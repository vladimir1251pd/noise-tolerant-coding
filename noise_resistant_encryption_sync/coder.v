==> flow/design.v <==
`timescale 1ns / 1ps
module coder(
	input [11:0] input_vector,
	input enable,
	input clk,
	output reg [23:0] output_vector,
	output reg ready,
	output reg finish
   );
	initial
	begin
		ready <= 1;
		finish <= 0;
		output_vector <= 0;
	end
	always @(posedge clk)
	begin
		if(enable)
			begin
				 output_vector[23] <= input_vector[11];
				 output_vector[22] <= input_vector[10];
				 output_vector[21] <= input_vector[9];
				 output_vector[20] <= input_vector[8];
				 output_vector[19] <= input_vector[7];
				 output_vector[18] <= input_vector[6];
				 output_vector[17] <= input_vector[5];
				 output_vector[16] <= input_vector[4];
				 output_vector[15] <= input_vector[3];
				 output_vector[14] <= input_vector[2];
				 output_vector[13] <= input_vector[1];
				 output_vector[12] <= input_vector[0];
				 output_vector[11] <= (input_vector[11] ^ input_vector[10] ^ input_vector[9] ^ input_vector[8] ^ input_vector[7] ^ input_vector[6] ^ input_vector[5] ^ input_vector[4] ^ input_vector[3] ^ input_vector[2] ^ input_vector[1]);
				 output_vector[10] <= (input_vector[11] ^ input_vector[9] ^ input_vector[5] ^ input_vector[4] ^ input_vector[3] ^ input_vector[1] ^ input_vector[0]);
				 output_vector[9] <= (input_vector[11] ^ input_vector[10] ^ input_vector[8] ^ input_vector[4] ^ input_vector[3] ^ input_vector[2] ^ input_vector[0]);
				 output_vector[8] <= (input_vector[10] ^ input_vector[9] ^ input_vector[7] ^ input_vector[3] ^ input_vector[2] ^ input_vector[1] ^ input_vector[0]);
				 output_vector[7] <= (input_vector[11] ^ input_vector[9] ^ input_vector[8] ^ input_vector[6] ^ input_vector[2] ^ input_vector[1] ^ input_vector[0]);
				 output_vector[6] <= (input_vector[11] ^ input_vector[10] ^ input_vector[8] ^ input_vector[7] ^ input_vector[5] ^ input_vector[1] ^ input_vector[0]);
				 output_vector[5] <= (input_vector[11] ^ input_vector[10] ^ input_vector[9] ^ input_vector[7] ^ input_vector[6] ^ input_vector[4] ^ input_vector[0]);
				 output_vector[4] <= (input_vector[10] ^ input_vector[9] ^ input_vector[8] ^ input_vector[6] ^ input_vector[5] ^ input_vector[3] ^ input_vector[0]);
				 output_vector[3] <= (input_vector[9] ^ input_vector[8] ^ input_vector[7] ^ input_vector[5] ^ input_vector[4] ^ input_vector[2] ^ input_vector[0]);
				 output_vector[2] <= (input_vector[8] ^ input_vector[7] ^ input_vector[6] ^ input_vector[4] ^ input_vector[3] ^ input_vector[1] ^ input_vector[0]);
				 output_vector[1] <= (input_vector[11] ^ input_vector[7] ^ input_vector[6] ^ input_vector[5] ^ input_vector[3] ^ input_vector[2] ^ input_vector[0]);
				 output_vector[0] <= (input_vector[10] ^ input_vector[6] ^ input_vector[5] ^ input_vector[4] ^ input_vector[2] ^ input_vector[1] ^ input_vector[0]);
				 ready <= 0;
				 finish <= 1;
			end
	end
	always@(posedge clk)
	begin
		if(finish == 1)
		begin
			ready <= 1;
			finish <= 0;
		end
	end
endmodule
=== Tool chain data of coder ===
The steps from the RTL of coder to its reports follow in flow order.
Lines are those of the file above, counted from 1.
Library cell names are shortened.
A cell with -- has no value.

* Top module: coder
* Clock port: clk
* Standard-cell library: sky130hd
* Library corner: tt_025C_1v80

=== After elaboration ===
Counts by Yosys on the flattened word-level netlist (proc, flatten, opt, wreduce; memories kept). Register bits leave out memories and registers merged into their read ports (data or address); mux counts leave out enables and synchronous resets folded into registers. Print and check cells are left out. Cells with the same type and inputs are merged into one.

* Flip-flop bits (word level): 24
* Bits of input ports: 14
* Output and inout port bits: 26

* Bitwise gates (word level): 69

{| class="wikitable"
|+ Operators by type and width
! cell !! number
|-
| 1-bit XOR || 69
|}

=== Depth ===
Depth = most cells in a row (Yosys ltp): at word level without a register or memory, in the mapped netlist without a sequential cell, where the memories' decode and read muxes count.

* Depth in word-level cells: 10
* ABC_AREA: 0
* Mapped depth: 4
* Mapped depth without buffers: 3

=== Synthesis result ===
Source: synth_stat.txt of the flow (Yosys; design flattened, memories mapped). It holds for the ABC_AREA given above (unset counts as 0); a run with the other value may have another netlist.
Totals and module areas in this step are rounded.

* Standard cells after synthesis: 78
* Cell area after synthesis: 1210 um^2
* Flip-flops: 24
* Buffer cells: 3

{| class="wikitable"
|+ Cells by type
! cell type !! number !! total area (um^2)
|-
| edfxtp_1 || 24 || 720.691
|-
| xnor2_1 || 35 || 306.544
|-
| xor2_1 || 10 || 87.584
|-
| xor2_2 || 2 || 32.531
|-
| xnor3_1 || 1 || 22.522
|-
| xnor2_2 || 1 || 16.266
|-
| buf_4 || 2 || 15.014
|-
| conb_1 || 2 || 7.507
|-
| buf_2 || 1 || 5.005
|}

=== Timing after synthesis ===
OpenSTA on the mapped netlist: ideal clock, no wires. The path of least setup slack (recovery checks aside). Input and output delay are each 20% of the period. Register names are those of the netlist, which keeps one name where synthesis merged equal registers.

* Kind: input to register
* Start point: input input_vector[0]
* End point: register output_vector[10]
* Period: 2.38 ns
* Input delay: 0.476 ns
* Library setup time: 0.264 ns
* Time at the first pin: 0.476 ns
* Data arrival time: 1.264 ns
* Data required time: 2.116 ns
* Setup slack: 0.852 ns
* Delay of the path: 1.052 ns
* Driving pins on the path: 4
* Buffers on the path: 1
* Synthesis period reached: 1.528 ns

"delay of the path" is the arrival time less input delay plus setup time.
"driving pins on the path": output pins that drive a net of the path, with the launching flip-flop's if there is one; two outputs of one cell count as two.
"synthesis period reached" = period - worst setup slack (recovery checks aside). The figure is calculated, with input and output delays left at 20% of the set period.
The rows between start and end are the longest chain of elaborated cells between them; the timing report does not say that the signal goes this way. Where chains are equally long, one stands for them.
A line is the first line of the expression or statement that the cell stems from. Yosys adds cells for indexed reads and writes and turns some case tables into memories.

* Cells stage by stage: buf_2 xnor2_1 xnor2_1 xnor2_1
* Cells in the longest elaborated chain: 1
* Elaborated cells between the ends (all ways): 1
* Classes of those cells: logic (1)

{| class="wikitable"
|+ Ends and longest elaborated chain, after synthesis
! what !! RTL line !! RTL
|-
| from (decl) || 3 || <nowiki>input [11:0] input_vector,</nowiki>
|-
| 1-bit XOR || 33 || <nowiki>output_vector[10] <= (input_vector[11] ^ input_vector[9] ^ input_vector[5] ^ input_vector[4] ^ input_vector[3] ...</nowiki>
|-
| to (assign) || 33 ||
|-
| to (decl) || 6 || <nowiki>output reg [23:0] output_vector,</nowiki>
|}

=== Path in the finished layout ===
From the final timing report of record 1: the path of least setup slack in the routed layout; clock arrival at registers is part of the times.

* Kind: input to register
* Start point: input input_vector[9]
* End point: register output_vector[11]
* Period: 2.31 ns
* Input delay: 0.46 ns
* Library setup time: 0.25 ns
* Time at the first pin: 0.46 ns
* Data arrival time: 1.86 ns
* Data required time: 2.33 ns
* Setup slack: 0.47 ns
* Driving pins on the path: 4
* Buffers on the path: 1

The rows between start and end are the longest chain of elaborated cells between them; the timing report does not say that the signal goes this way. Where chains are equally long, one stands for them.

* Cells stage by stage: clkdlybuf4s50_1 xor2_2 xnor2_1 xnor3_1
* Cells in the longest elaborated chain: 9
* Elaborated cells between the ends (all ways): 9
* Classes of those cells: logic (9)

{| class="wikitable"
|+ Ends and longest elaborated chain, after layout
! what !! RTL line !! RTL
|-
| from (decl) || 3 || <nowiki>input [11:0] input_vector,</nowiki>
|-
| 1-bit XOR x9 || 32 || <nowiki>output_vector[11] <= (input_vector[11] ^ input_vector[10] ^ input_vector[9] ^ input_vector[8] ^ input_vector[7 ...</nowiki>
|-
| to (assign) || 32 ||
|-
| to (decl) || 6 || <nowiki>output reg [23:0] output_vector,</nowiki>
|}

Below are 2 stored runs of the flow (Yosys, OpenROAD; platform sky130hd) on coder, each with its settings and what was measured, unordered. Constraints: input delay and output delay 20% of the set period each, output load 0.01 pF.
"achieved clock period" = clock period - worst setup slack. The figure is calculated, with input and output delays left at 20% of the set period.
"worst setup path time" means the part of the period allowed to the worst setup path (the constraints hold back 20% at inputs and 20% at outputs) less its slack; where the path has registers, the arrival times of their clocks count too.
"power": no workload was simulated; the value follows from the tool's default switching activity.
Measured values are rounded.

Record 1
==> flow/run.sh <==
#!/bin/bash
# the make line also repeats the synthesis and layout settings of config.mk as NAME=value (left out here)
make -C /OpenROAD-flow-scripts/flow DESIGN_CONFIG=/design/flow/config.mk WORK_HOME=/design/flow/orfs CLKGATE_MAP_FILE= finish
==> flow/config.mk <==
export PLATFORM = sky130hd
export DESIGN_NAME = coder
export DESIGN_NICKNAME = coder
export VERILOG_FILES = /design/flow/design.v
export SDC_FILE = /design/flow/constraint.sdc
export NUM_CORES = 4
export LEC_CHECK = 0
export CAP_MARGIN = 5
export CELL_PAD_IN_SITES_GLOBAL_PLACEMENT = 3
export CORE_ASPECT_RATIO = 0.84
export CORE_MARGIN = 2
export CORE_UTILIZATION = 38
export GPL_TIMING_DRIVEN = 1
export MAX_ROUTING_LAYER = met4
export PLACE_DENSITY = 0.92
export SLEW_MARGIN = 20
export TNS_END_PERCENT = 10
==> flow/constraint.sdc <==
create_clock -name core_clock -period 2.31 [get_ports {clk}]
set_input_delay 0.4620 -clock core_clock [delete_from_list [all_inputs] [get_ports {clk}]]
set_output_delay 0.4620 -clock core_clock [all_outputs]
set_load 0.01 [all_outputs]

==> results of record 1 <==
chip area after synthesis (Yosys): 1210 um^2
die area: 3660 um^2
standard-cell area of the final layout: 1770 um^2
utilization: 59.0 %
worst setup slack after layout: 0.469 ns
total negative slack: 0.000 ns
worst hold slack: 0.890 ns
power: 1.39 mW
achieved clock period: 1.841 ns
worst setup path time: 1.38 ns
worst setup path kind: input to register

Record 2
==> flow/run.sh <==
#!/bin/bash
# the make line also repeats the synthesis and layout settings of config.mk as NAME=value (left out here)
make -C /OpenROAD-flow-scripts/flow DESIGN_CONFIG=/design/flow/config.mk WORK_HOME=/design/flow/orfs CLKGATE_MAP_FILE= finish
==> flow/config.mk <==
export PLATFORM = sky130hd
export DESIGN_NAME = coder
export DESIGN_NICKNAME = coder
export VERILOG_FILES = /design/flow/design.v
export SDC_FILE = /design/flow/constraint.sdc
export NUM_CORES = 4
export LEC_CHECK = 0
export CAP_MARGIN = 20
export CELL_PAD_IN_SITES_DETAIL_PLACEMENT = 0
export CELL_PAD_IN_SITES_GLOBAL_PLACEMENT = 0
export CORE_MARGIN = 2
export CORE_UTILIZATION = 59
export MIN_ROUTING_LAYER = met2
export PLACE_DENSITY_LB_ADDON = 0.12
export SLEW_MARGIN = 20
export TNS_END_PERCENT = 50
==> flow/constraint.sdc <==
create_clock -name core_clock -period 1.9 [get_ports {clk}]
set_input_delay 0.3800 -clock core_clock [delete_from_list [all_inputs] [get_ports {clk}]]
set_output_delay 0.3800 -clock core_clock [all_outputs]
set_load 0.01 [all_outputs]

==> results of record 2 <==
chip area after synthesis (Yosys): 1210 um^2
die area: 2440 um^2
standard-cell area of the final layout: 1780 um^2
utilization: 91.6 %
worst setup slack after layout: 0.123 ns
total negative slack: 0.000 ns
worst hold slack: 0.781 ns
power: 1.72 mW
achieved clock period: 1.777 ns
worst setup path time: 1.40 ns
worst setup path kind: input to register
